==> flow/design.v <==
`default_nettype none
module helloworld_rom(i_clock, i_next, o_act,  o_data);
    input wire i_clock;
    input wire i_next;
    output reg o_act;
    wire[7:0] data;
    output wire [7:0] o_data;
    integer cnt;
    integer j;
    localparam val = "Hello world";
    reg [6:0] idx;
    reg [7:0] romcontents[0:100];
    reg booted;
    initial idx = 0;
    initial
        begin
            booted = 0;
            for (cnt=0; cnt<11; cnt=cnt+1) begin
                j = 10-cnt;
                romcontents[cnt] = val[(j*8)+: 8];
            end
        end
    assign data = romcontents[idx];
    assign o_data = o_act ? data : 8'b00000000;
    always @(posedge i_clock)
        begin
            booted <= 1;
            if (i_next)
                begin
                    o_act <= 1;
                    if (data == 8'b00000000)
                        begin
                            idx <= 0;
                        end
                    else
                        if (booted) 
                            idx <= idx + 1;
                end
            else
                o_act <= 0;
        end
endmodule
From RTL to reports: helloworld_rom
Tool output for the design above, in the order of the flow. Line numbers count from 1 in the design file above. Cell names lack the library's common part. A cell with n/a has no value.

Design top: helloworld_rom. Clock input: i_clock. Library: sky130hd. Timing corner: tt_025C_1v80.

After elaboration
Counts by Yosys on the flattened word-level netlist (proc, flatten, opt, wreduce; memories kept). Register bits leave out memories and registers merged into their read ports (data or address). Print and check cells are left out. Cells with the same type and inputs are merged into one. Yosys's memory passes give these memory sizes; they may raise the number of words (mostly to a power of two), join words into wider ones and drop unused or constant bits.

Register bits after elaboration: 9. Bits in read-only memories: 707. The figure for memories is 1. The entry for bits of input ports reads 2. Under elaborated cells stands 11.

Under add/subtract/negate cells stands 1. The entry for muxes and demuxes reads 3. The figure for reduce/logical cells is 3.

Memory list: romcontents (depth 101, bits a word 7, rd ports 1, wr ports 0, line 12) `reg [7:0] romcontents[0:100];`.

Operator list (count): logical NOT 8 bit (1); two-way mux 8 bit (1); adder 7 x 1 -> 7 bit (second input constant) (1); two-way mux 7 bit (1); AND reduction 2 bit (1); nonzero test 2 bit (1); two-way mux 1 bit (1).

Longest topological paths
Depth = most cells in a row (Yosys ltp): at word level without a register or memory, in the mapped netlist without a sequential cell, where the memories' decode and read muxes count.

Depth after elaboration: 3. ABC_AREA: 0. For depth in mapped cells the number is 4. For mapped depth without buffers the number is 4.

Synthesis result
Source: synth_stat.txt of the flow (Yosys; design flattened, memories mapped). It holds for the ABC_AREA given above (unset counts as 0); a run with the other value may have another netlist. Totals and module areas in this step are rounded.

Cells in the netlist: 45. Under synthesis area stands 0.00045 mm². The entry for sequential part of the area reads 0.00016 mm². The entry for flip-flops reads 6. The figure for buffers is 4.

Cells by type: edfxtp_1 (count 4, area in all 120.115 µm²); ha_1 (count 6, area in all 75.072 µm²); dfxtp_1 (count 2, area in all 40.038 µm²); inv_1 (count 5, area in all 18.768 µm²); a21oi_1 (count 3, area in all 15.014 µm²); buf_4 (count 2, area in all 15.014 µm²); mux2_4 (count 1, area in all 15.014 µm²); nand2b_4 (count 1, area in all 13.763 µm²); a211oi_2 (count 1, area in all 12.512 µm²); buf_6 (count 1, area in all 11.261 µm²); nand3_1 (count 2, area in all 10.01 µm²); and3b_1 (count 1, area in all 8.758 µm²); o21ai_2 (count 1, area in all 8.758 µm²); or3b_1 (count 1, area in all 8.758 µm²); xnor2_1 (count 1, area in all 8.758 µm²); xor2_1 (count 1, area in all 8.758 µm²); a211oi_1 (count 1, area in all 7.507 µm²); conb_1 (count 2, area in all 7.507 µm²).

Not listed: further types 7, cells in them 9.

Timing after synthesis
Source: OpenSTA report_checks on the synthesized netlist (no wires, ideal clock, input and output delay 20% of the period each), path of least setup slack; recovery checks are left aside. Register names are those of the netlist, which keeps one name where synthesis merged equal registers.

Path kind: reg-to-output. Start: reg idx[0]. End: out o_data[1]. The figure for clock period is 2110 ps. The figure for external output delay is 422 ps. For arrival time the number is 1273 ps. For setup slack the number is 415 ps. For delay of the path the number is 1273 ps. Driving pins on the path: 4. Under synthesis period reached stands 1695 ps.

"delay of the path" is the arrival time less input delay plus setup time. At an output port there is no setup time. "driving pins on the path" counts driving pins, that of a launching flip-flop among them; a cell with two outputs on the path counts twice. "synthesis period reached" is the clock period less the worst setup slack; recovery checks do not enter. This is arithmetic on one report: input and output delays are still those of the set period (20% each). Between the ends stands the longest chain of elaborated cells between them, by number of cells; it is not shown to be the way that was timed. Of several equally long chains one is given. A line is the first line of the expression or statement that the cell stems from. Yosys adds cells for indexed reads and writes and turns some case tables into memories. The chain passes a memory read, where the word-level depth is cut; so it can be longer than that depth.

Path through: edfxtp_1 ha_1 or3b_1 a21oi_1. Length of the longest elaborated chain: 2.

RTL lines, path after synthesis: from (decl) (line 11) `reg [6:0] idx;`; from (assign) (line 33) `idx <= 0;`; from (assign) (line 37) `idx <= idx + 1;`; memory (101 x 7 bit) (line 12) `reg [7:0] romcontents[0:100];`; two-way mux 8 bit (line 24) `assign o_data = o_act ? data : 8'b00000000;`; to (decl) (line 7) `output wire [7:0] o_data;`.

Timing after layout
From the final timing report of flow run 2: the path of least setup slack in the routed layout; clock arrival at registers is part of the times. The report prints the path's times to 10 ps; the period is as set.

Path kind: reg-to-output. Start: reg idx[0]. End: out o_data[1]. The figure for clock period is 1090 ps. The figure for external output delay is 220 ps. For arrival time the number is 1650 ps. For setup slack the number is -780 ps. Driving pins on the path: 6.

Between the ends stands the longest chain of elaborated cells between them, by number of cells; it is not shown to be the way that was timed. Of several equally long chains one is given. The chain passes a memory read, where the word-level depth is cut; so it can be longer than that depth.

Path through: edfxtp_1 buf_6 ha_4 or3b_4 a21oi_2 buf_2. Length of the longest elaborated chain: 2.

RTL lines, path after layout: from (decl) (line 11) `reg [6:0] idx;`; from (assign) (line 33) `idx <= 0;`; from (assign) (line 37) `idx <= idx + 1;`; memory (101 x 7 bit) (line 12) `reg [7:0] romcontents[0:100];`; two-way mux 8 bit (line 24) `assign o_data = o_act ? data : 8'b00000000;`; to (decl) (line 7) `output wire [7:0] o_data;`.

Appendix: measured runs

Top module helloworld_rom; platform sky130hd; tools Yosys and OpenROAD; 2 stored runs in no particular order. Input and output delays are each 20% of the period that was set; the output load is 0.01 pF. "period reached" is the run's clock period less its worst setup slack. It is reckoned from that one timing run; input and output delays stay at 20% of the period that was set. "worst setup path time": the worst setup path's part of the clock period (all of it between registers, 20% less for each end at a port) less its slack. A launch clock that arrives late makes it longer, a capture clock that arrives late makes it shorter. "overall power": no workload was simulated; the value follows from the tool's default switching activity. "worst setup path time" is known to 10 ps. Measured values are rounded.

Flow run 1 has these settings: period_ns 1.4; CORE_UTILIZATION 44; SETUP_SLACK_MARGIN -0.02; PLACE_DENSITY_LB_ADDON 0.21; CORE_MARGIN 5; CELL_PAD_IN_SITES_GLOBAL_PLACEMENT 3; CELL_PAD_IN_SITES_DETAIL_PLACEMENT 1; TNS_END_PERCENT 70; GPL_TIMING_DRIVEN 0; GPL_ROUTABILITY_DRIVEN 1; CTS_CLUSTER_DIAMETER 86; MIN_ROUTING_LAYER met1; CAP_MARGIN 20; SLEW_MARGIN 20. Outcome: unfinished; error FLW-0024 in placement.

Flow run 2 has these settings: period_ns 1.09; CORE_UTILIZATION 23; SETUP_SLACK_MARGIN -0.05; CELL_PAD_IN_SITES_DETAIL_PLACEMENT 2; TNS_END_PERCENT 90; ABC_AREA 0; GPL_TIMING_DRIVEN 0; GPL_ROUTABILITY_DRIVEN 1; CTS_CLUSTER_DIAMETER 163; SLEW_MARGIN 30; MIN_ROUTING_LAYER met2; CAP_MARGIN 20; CORE_MARGIN 2. The period reached is 1867 ps. The measured worst setup path time is 1650 ps. Critical path kind: reg-to-output. For the standard-cell area of the final layout the run shows 0.00076 mm². For the chip area after synthesis (Yosys) the run shows 0.00045 mm². The total negative slack reads -4700 ps. The post-route utilization stands at 0.4. The area of the die reads 0.0023 mm². The overall power stands at 650 uW. The worst setup slack after layout stands at -780 ps. The post-route worst hold slack is 460 ps.
