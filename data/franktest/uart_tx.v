==> flow/design.v <==
`default_nettype none
module uart_tx(i_clock, i_data, i_act, o_signal, o_busy);
    input wire   [7:0] i_data;
    input  wire  i_act;
    output  wire o_signal;
    input  wire  i_clock;
    output  reg o_busy;
    reg [8:0] shift_register;
    reg [3:0] state_register;
    parameter BAUDRATE = 57600;
    parameter HZ = 100_000_000;
    localparam DIVIDER = HZ / BAUDRATE;
    localparam COUNTER_WIDTH = $clog2(DIVIDER);
    localparam divider_b = DIVIDER[COUNTER_WIDTH:0];
    reg [COUNTER_WIDTH:0] counter;
    initial o_busy = 0;
    initial shift_register = 9'hFF;
    initial state_register = 4'b0;
    initial counter = 0;
    assign o_signal = shift_register[0];
    always @(posedge i_clock)
    begin
      if (i_act && !o_busy)
            begin
                shift_register[8:1] <= i_data;
                shift_register[0] <= 0;
                o_busy <= 1;
                counter <= 0;
            end
      else
        if (counter >= divider_b - 1)
        begin
            counter <= 0;
            if (o_busy && state_register < 4'd8)
                    begin
                        state_register <= state_register + 1;
                        shift_register[7:0] <= shift_register[8:1];
                    end
            else if (o_busy && state_register == 4'd8)
                    begin
                        shift_register[0] <= 1;
                        state_register <= state_register + 1; 
                    end
            else
                    begin
                    o_busy <= 0;
                    state_register <= 0;
                    shift_register[0] <= 1;
                    end
        end
        else
            begin
                counter <= counter + 1;
            end
    end
endmodule
Step by step through the tools: uart_tx. The steps from the RTL of uart_tx to its reports follow in flow order. Lines are those of the file above, counted from 1. Library cell names are shortened. The mark n/a stands for no value.

Top: uart_tx. Clock port: i_clock. Standard-cell library: sky130hd. Timing corner: tt_025C_1v80.

Word level. Yosys after proc, flatten, opt, wreduce and memory -nomap, before mapping. Memory bits, and registers merged into a memory's read port (data or address), are not among the register bits. Print and check cells are not counted.

For input port bits the number is 10. For register bits after elaboration the number is 26. The entry for word-level cells reads 30.

The figure for $lt $le $gt $ge is 2. The entry for muxes and demuxes reads 6. Add/sub/neg operators: 2. The entry for equality and inequality tests reads 1. For bitwise gates (word level) the number is 3. Under reduce/logical cells stands 10.

Operators by type and width (number): 7-bit two-way mux (3); 12-bit by 1-bit adder with 12-bit output with constant B (1); 12-bit by 11-bit >= comparator with 1-bit output with constant B (1); 4-bit two-way mux (2); 2-bit AND reduction (2); 2-bit nonzero test (2); 4-bit by 1-bit adder with 4-bit output with constant B (1); 4-bit less-than comparator with constant B (1); 4-bit equality test with constant B (1); 1-bit logical AND (3); 1-bit NOT (3); 3-bit AND reduction (1); 2-bit OR reduction (1); 1-bit zero test (1); 1-bit two-way mux (1).

Depth. Depth = most cells in a row (Yosys ltp): at word level without a register or memory, in the mapped netlist without a sequential cell, where the memories' decode and read muxes count.

The entry for depth in word-level cells reads 5. The figure for ABC_AREA is 0. The figure for depth in mapped cells is 5. Mapped depth without buffers: 5.

Mapped cells and area. Yosys stat after the flow's synthesis: flattened, memories mapped to cells. It holds for the ABC_AREA given above (unset counts as 0); a run with the other value may have another netlist.

Cells by type: edfxtp_1 (number 12, total area 360.346 um2); dfxtp_1 (number 14, total area 280.269 um2); mux2_2 (number 7, total area 78.826 um2); a211oi_2 (number 6, total area 75.072 um2); ha_1 (number 3, total area 37.536 um2); nor3_2 (number 3, total area 30.029 um2); inv_1 (number 7, total area 26.275 um2); or3_1 (number 4, total area 25.024 um2); o31ai_1 (number 3, total area 22.522 um2); a21oi_1 (number 4, total area 20.019 um2); nand3_1 (number 4, total area 20.019 um2); nand4_1 (number 3, total area 18.768 um2); nand3_4 (number 1, total area 17.517 um2); xor2_1 (number 2, total area 17.517 um2); a211oi_1 (number 2, total area 15.014 um2); nand2_1 (number 4, total area 15.014 um2); o21ai_0 (number 3, total area 15.014 um2); or4_1 (number 2, total area 15.014 um2).

Other cell types: 19; their cells: 22.

Cell area after synthesis: 1236.2 um2. Buffer cells: 3. Mapped cells: 106. Flip-flop cells: 26. Under sequential area stands 640.6 um2.

Worst setup path after synthesis. Path of least setup slack by OpenSTA after synthesis, without wires, with an ideal clock, recovery checks aside; 20% of the period is set as input and as output delay. Where synthesis merged equal registers, the netlist keeps one of their names.

Path kind: register to register. Start: register counter[0]. End: register shift_register[1]. The figure for driving pins on the path is 5. For path delay the number is 1702 ps. The figure for library setup time is 324 ps. Period: 2090 ps. The figure for data arrival time is 1378 ps. The entry for path slack reads 388 ps. The figure for period reached after synthesis is 1702 ps.

"path delay" is the arrival time less input delay plus setup time. "driving pins on the path": output pins that drive a net of the path, with the launching flip-flop's if there is one; two outputs of one cell count as two. "period reached after synthesis" is the clock period less the worst setup slack; recovery checks do not enter. This is arithmetic on one report: input and output delays are still those of the set period (20% each). The rows between start and end are the longest chain of elaborated cells between them; the timing report does not say that the signal goes this way. Where chains are equally long, one stands for them. A line is the first line of the expression or statement that the cell stems from. Yosys adds cells for indexed reads and writes and turns some case tables into memories. A register here has more assigning lines than the two given. The path ends at the enable pin of a flip-flop; only ways to that pin are counted.

Cells stage by stage: dfxtp_1 ha_1 a21oi_1 a2111oi_0 or2_1. The entry for length of the longest elaborated chain reads 3. The entry for elaborated cells between the ends (all ways) reads 3. The entry for RTL lines with such cells reads 1. Classes of those cells: compare: 1; reduce/logical: 2.

RTL lines, path after synthesis: start: declaration (RTL line 15) `reg [COUNTER_WIDTH:0] counter;`; start: assignment (RTL line 28) `counter <= 0;`; start: assignment (RTL line 53) `counter <= counter + 1;`; 12-bit by 11-bit >= comparator with 1-bit output (RTL line 31) `if (counter >= divider_b - 1)`; 2-bit nonzero test; 2-bit AND reduction; end: assignment (RTL line 25) `shift_register[8:1] <= i_data;`; end: assignment (RTL line 37) `shift_register[7:0] <= shift_register[8:1];`; end: declaration (RTL line 8) `reg [8:0] shift_register;`.

Path in the finished layout. From the final timing report of flow run 2: the path of least setup slack in the routed layout; clock arrival at registers is part of the times. The report prints the path's times to 10 ps; the period is as set.

Path kind: input to register. Start: input port i_act. End: register state_register[1]. The figure for data arrival time is 2240 ps. External input delay: 730 ps. Period: 3650 ps. The figure for driving pins on the path is 4. The entry for path slack reads 1470 ps. The figure for library setup time is 260 ps.

The rows between start and end are the longest chain of elaborated cells between them; the timing report does not say that the signal goes this way. Where chains are equally long, one stands for them. A register here has more assigning lines than the two given.

Cells stage by stage: clkdlybuf4s50_1 nor2b_1 clkbuf_1 nor2_1. The entry for length of the longest elaborated chain reads 3. The entry for elaborated cells between the ends (all ways) reads 3. The entry for RTL lines with such cells reads 1. Classes of those cells: logic: 1; reduce/logical: 2.

RTL lines, path post-layout: start: declaration (RTL line 4) `input  wire  i_act;`; 1-bit logical AND (RTL line 23) `if (i_act && !o_busy)`; 1-bit NOT; 2-bit AND reduction; end: assignment (RTL line 36) `state_register <= state_register + 1;`; end: assignment (RTL line 42) `state_register <= state_register + 1;`; end: declaration (RTL line 9) `reg [3:0] state_register;`.

Data sheet: physical implementation of uart_tx

2 stored runs of uart_tx in the flow (synthesis by Yosys, layout by OpenROAD, sky130hd cells), in arbitrary order. Constraints: input delay and output delay 20% of the set period each, output load 0.01 pF. By "achieved period" is meant the clock period of the run minus its worst setup slack. This is arithmetic on one report: input and output delays are still those of the set period (20% each). "worst path time" means the part of the period allowed to the worst setup path (the constraints hold back 20% at inputs and 20% at outputs) less its slack; where the path has registers, the arrival times of their clocks count too. "overall power": no workload was simulated; the value follows from the tool's default switching activity. "worst path time" is given in steps of 10 ps.

Flow run 1 has these settings: period_ns 1.42; CORE_UTILIZATION 61; PLACE_DENSITY_LB_ADDON 0.01; CORE_ASPECT_RATIO 1.93; CELL_PAD_IN_SITES_GLOBAL_PLACEMENT 0; CELL_PAD_IN_SITES_DETAIL_PLACEMENT 2; ABC_AREA 0; GPL_TIMING_DRIVEN 0; GPL_ROUTABILITY_DRIVEN 0; CTS_CLUSTER_SIZE 69; CTS_CLUSTER_DIAMETER 320; CAP_MARGIN 10; MAX_ROUTING_LAYER met5; CORE_MARGIN 2; SLEW_MARGIN 20. Outcome: did not finish, placement stopped with DPL-0033.

Flow run 2 has these settings: period_ns 3.65; CORE_UTILIZATION 42; PLACE_DENSITY_LB_ADDON 0.24; CELL_PAD_IN_SITES_GLOBAL_PLACEMENT 3; ABC_AREA 0; GPL_TIMING_DRIVEN 0; CTS_CLUSTER_SIZE 17; CAP_MARGIN 20; CORE_MARGIN 2; SLEW_MARGIN 20. For the worst setup slack after layout the run shows 1472 ps. The die outline area comes to 3393.1 um2. The utilization in the final report is 51.7%. The total negative slack on setup checks is 0 ps. The worst path time comes to 1450 ps. Worst setup path type: input to register. The mapped cell area after synthesis stands at 1236.2 um2. The achieved period reads 2178 ps. The worst hold slack comes to 466 ps. The overall power is 751.3 µW. The standard-cell area of the final layout is 1437.6 um2.
