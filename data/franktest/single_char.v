==> flow/design.v <==
module single_char(i_clock, o_data, o_act);
    input wire i_clock;
    output reg [7:0] o_data;
    output reg o_act;
    reg [15:0] state;
    initial state = 16'b0;
    always @(posedge i_clock)
        begin
            state <= state+1;
        end
    always @*
        begin
            if (state == 7)
                begin
                    o_act = 1;
                    o_data = 8'd5;
                end
            else if (state > 300)
                begin
                    o_act = 1;
                    o_data = 8'd5;
                end
            else   
                begin
                    o_act = 0;
                    o_data = 8'b0;
                end
        end
endmodule
* Step by step through the tools: single_char
Tool output for the design above, in the order of the flow. Line numbers count from 1 in the design file above. Operators: Yosys type, input widths -> output width; for muxes data width and select width s. Cell names lack the library's common part. A cell with -- has no value.
Design: top single_char, clock input i_clock, library sky130hd, library corner tt_025C_1v80

* Word-level counts
Yosys after proc, flatten, opt, wreduce and memory -nomap, before mapping. Enables and synchronous resets that opt folds into registers are not counted as muxes. Memory bits, and registers merged into a memory's read port (data or address), are not among the register bits. Print and check cells are not counted. Equal cells are merged and count once.
Cells by class: order comparisons 1, equality and inequality tests 1, add/sub/neg operators 1, mux-type cells 4
Operators by type and width (number):
- $add 16x1->16 const B | 1
- $eq 16x3->1 const B | 1
- $gt 16x9->1 const B | 1
- $mux 3 | 2
- $mux 1 | 2
Word-level totals: bits of input ports 1, output and inout bits 9, register bits after elaboration 16

* Longest topological paths
Depth = most cells in a row (Yosys ltp): at word level without a register or memory, in the mapped netlist without a sequential cell, where the memories' decode and read muxes count.
Logic depth: word-level depth 3, ABC_AREA 1, depth in mapped cells 7

* Synthesis result
The flow's flattened synthesis, as Yosys stat reports it; memories are mapped. The netlist is that of the ABC_AREA named above (0 if unset); the other value can give another one.
Synthesis totals: buffers 8, mapped cells 124, mapped area 878.3 µm², flip-flops 16
Cell types:
- dfxtp_1 | number 16, total area 320.307 µm²
- nand2_1 | number 34, total area 127.622 µm²
- xor2_1 | number 8, total area 70.067 µm²
- buf_4 | number 8, total area 60.058 µm²
- inv_1 | number 16, total area 60.058 µm²
- nor2_1 | number 15, total area 56.304 µm²
- nand3_1 | number 7, total area 35.034 µm²
- nor2_4 | number 3, total area 33.782 µm²
- nand4_1 | number 5, total area 31.28 µm²
- ha_1 | number 2, total area 25.024 µm²
- nand2_2 | number 3, total area 18.768 µm²
- nor2_2 | number 3, total area 18.768 µm²
- o21ai_1 | number 2, total area 10.01 µm²
- o21bai_1 | number 1, total area 7.507 µm²
- conb_1 | number 1, total area 3.754 µm²

* Timing after synthesis
Source: OpenSTA report_checks on the synthesized netlist (no wires, ideal clock, input and output delay 20% of the period each), path of least setup slack; recovery checks are left aside. Register names are those of the netlist, which keeps one name where synthesis merged equal registers.
Timing path post-synthesis: kind register to output, start register state[0], end output o_data[0], clock period 2300 ps, path slack 738 ps, stages 7, delay of the path 1102 ps, external output delay 460 ps, data arrival time 1102 ps, synthesis period reached 1562 ps
"delay of the path" is the arrival time less input delay plus setup time. A path that ends at an output port has no setup time. "stages": output pins that drive a net of the path, with the launching flip-flop's if there is one; two outputs of one cell count as two. "synthesis period reached" is the clock period less the worst setup slack; recovery checks do not enter. This is arithmetic on one report: input and output delays are still those of the set period (20% each). The rows between start and end are the longest chain of elaborated cells between them; the timing report does not say that the signal goes this way. Where chains are equally long, one stands for them. Each line given opens the expression or statement behind the cell; cells for indexed reads and writes are added by Yosys, which also makes memories of some case tables.
Between the ends, post-synthesis: path through dfxtp_1 -> ha_1 -> nand2_1 -> nor2_1 -> nand2_1 -> nand4_1 -> buf_4, cells in the longest elaborated chain 3, elaborated cells between the ends (all ways) 4, RTL lines with such cells 2, those cells by class compare: 1; eq/ne: 1; mux: 2
RTL lines, path post-synthesis:
- start, declared | RTL line 5 | reg [15:0] state;
- start, assigned | RTL line 9 | state <= state+1;
- $gt 16x9->1 | RTL line 18 | else if (state > 300)
- $mux 3 | RTL line 18
- $mux 3 | RTL line 13 | if (state == 7)
- end, declared | RTL line 3 | output reg [7:0] o_data;

* Path in the finished layout
Path of least setup slack in the final report of run A (OpenROAD, finished layout, wires in). Where an end is a register, its clock arrival counts in the times. The report prints the path's times to 10 ps; the period is as set.
Timing path post-layout: kind register to output, start register state[0], end output o_act, path slack 190 ps, clock period 2580 ps, data arrival time 1870 ps, stages 7, external output delay 520 ps
The rows between start and end are the longest chain of elaborated cells between them; the timing report does not say that the signal goes this way. Where chains are equally long, one stands for them.
Between the ends, post-layout: path through dfxtp_2 -> inv_1 -> ha_1 -> nor2_2 -> o21bai_1 -> nand4_1 -> clkdlybuf4s50_1, cells in the longest elaborated chain 3, elaborated cells between the ends (all ways) 4, RTL lines with such cells 2, those cells by class compare: 1; eq/ne: 1; mux: 2
RTL lines, path post-layout:
- start, declared | RTL line 5 | reg [15:0] state;
- start, assigned | RTL line 9 | state <= state+1;
- $gt 16x9->1 | RTL line 18 | else if (state > 300)
- $mux 1 | RTL line 18
- $mux 1 | RTL line 13 | if (state == 7)
- end, declared | RTL line 4 | output reg o_act;

Ticket comment

Measured data: module single_char, platform sky130hd, 2 stored runs of the flow under differing settings, order arbitrary. Input and output delays are each 20% of the period that was set; the output load is 0.01 pF.
"reached clock period" is the run's clock period less its worst setup slack. It is reckoned from that one timing run; input and output delays stay at 20% of the period that was set.
"critical setup path time" means the part of the period allowed to the worst setup path (the constraints hold back 20% at inputs and 20% at outputs) less its slack; where the path has registers, the arrival times of their clocks count too.
By "total power after layout" is meant OpenSTA's value without simulated activity: inputs other than the clock are taken to toggle once in ten clock periods, and the tool carries that through the logic.
"critical setup path time" is given in steps of 10 ps.

[run A] flow files
==> flow/run.sh <==
#!/bin/bash
# the make line also repeats the synthesis and layout settings of config.mk as NAME=value (left out here)
make -C /OpenROAD-flow-scripts/flow DESIGN_CONFIG=/design/flow/config.mk WORK_HOME=/design/flow/orfs CLKGATE_MAP_FILE= finish
==> flow/config.mk <==
export PLATFORM = sky130hd
export DESIGN_NAME = single_char
export DESIGN_NICKNAME = single_char
export VERILOG_FILES = /design/flow/design.v
export SDC_FILE = /design/flow/constraint.sdc
export NUM_CORES = 4
export LEC_CHECK = 0
export ABC_AREA = 1
export CAP_MARGIN = 35
export CELL_PAD_IN_SITES_GLOBAL_PLACEMENT = 0
export CORE_ASPECT_RATIO = 0.89
export CORE_MARGIN = 2
export CORE_UTILIZATION = 29
export CTS_CLUSTER_DIAMETER = 120
export CTS_CLUSTER_SIZE = 85
export GPL_ROUTABILITY_DRIVEN = 1
export GPL_TIMING_DRIVEN = 0
export MIN_ROUTING_LAYER = met2
export SLEW_MARGIN = 40
==> flow/constraint.sdc <==
create_clock -name core_clock -period 2.58 [get_ports {i_clock}]
set_input_delay 0.5160 -clock core_clock [delete_from_list [all_inputs] [get_ports {i_clock}]]
set_output_delay 0.5160 -clock core_clock [all_outputs]
set_load 0.01 [all_outputs]

[run A] result: worst hold slack after layout 482 ps; reached clock period 2390 ps; utilization after routing 36.3%; total negative setup slack 0 ps; worst slack on setup checks 190 ps; full die area 3485.8 µm²; netlist area reported by Yosys 878.3 µm²; total power after layout 443.1 uW; critical setup path time 1870 ps; class of the worst setup path register to output; standard-cell area after layout 1031.0 µm²

[run B] flow files
==> flow/run.sh <==
#!/bin/bash
# the make line also repeats the synthesis and layout settings of config.mk as NAME=value (left out here)
make -C /OpenROAD-flow-scripts/flow DESIGN_CONFIG=/design/flow/config.mk WORK_HOME=/design/flow/orfs CLKGATE_MAP_FILE= finish
==> flow/config.mk <==
export PLATFORM = sky130hd
export DESIGN_NAME = single_char
export DESIGN_NICKNAME = single_char
export VERILOG_FILES = /design/flow/design.v
export SDC_FILE = /design/flow/constraint.sdc
export NUM_CORES = 4
export LEC_CHECK = 0
export CAP_MARGIN = 20
export CORE_ASPECT_RATIO = 0.63
export CORE_MARGIN = 2
export CORE_UTILIZATION = 30
export CTS_CLUSTER_SIZE = 65
export PLACE_DENSITY_LB_ADDON = 0.05
export SETUP_SLACK_MARGIN = 0.04
export SLEW_MARGIN = 20
==> flow/constraint.sdc <==
create_clock -name core_clock -period 1.53 [get_ports {i_clock}]
set_input_delay 0.3060 -clock core_clock [delete_from_list [all_inputs] [get_ports {i_clock}]]
set_output_delay 0.3060 -clock core_clock [all_outputs]
set_load 0.01 [all_outputs]

[run B] result: worst hold slack after layout 427 ps; reached clock period 1895 ps; utilization after routing 42.0%; total negative setup slack -1095 ps; worst slack on setup checks -365 ps; full die area 3136.7 µm²; netlist area reported by Yosys 808.3 µm²; total power after layout 805.5 uW; critical setup path time 1590 ps; class of the worst setup path register to output; standard-cell area after layout 1038.5 µm²
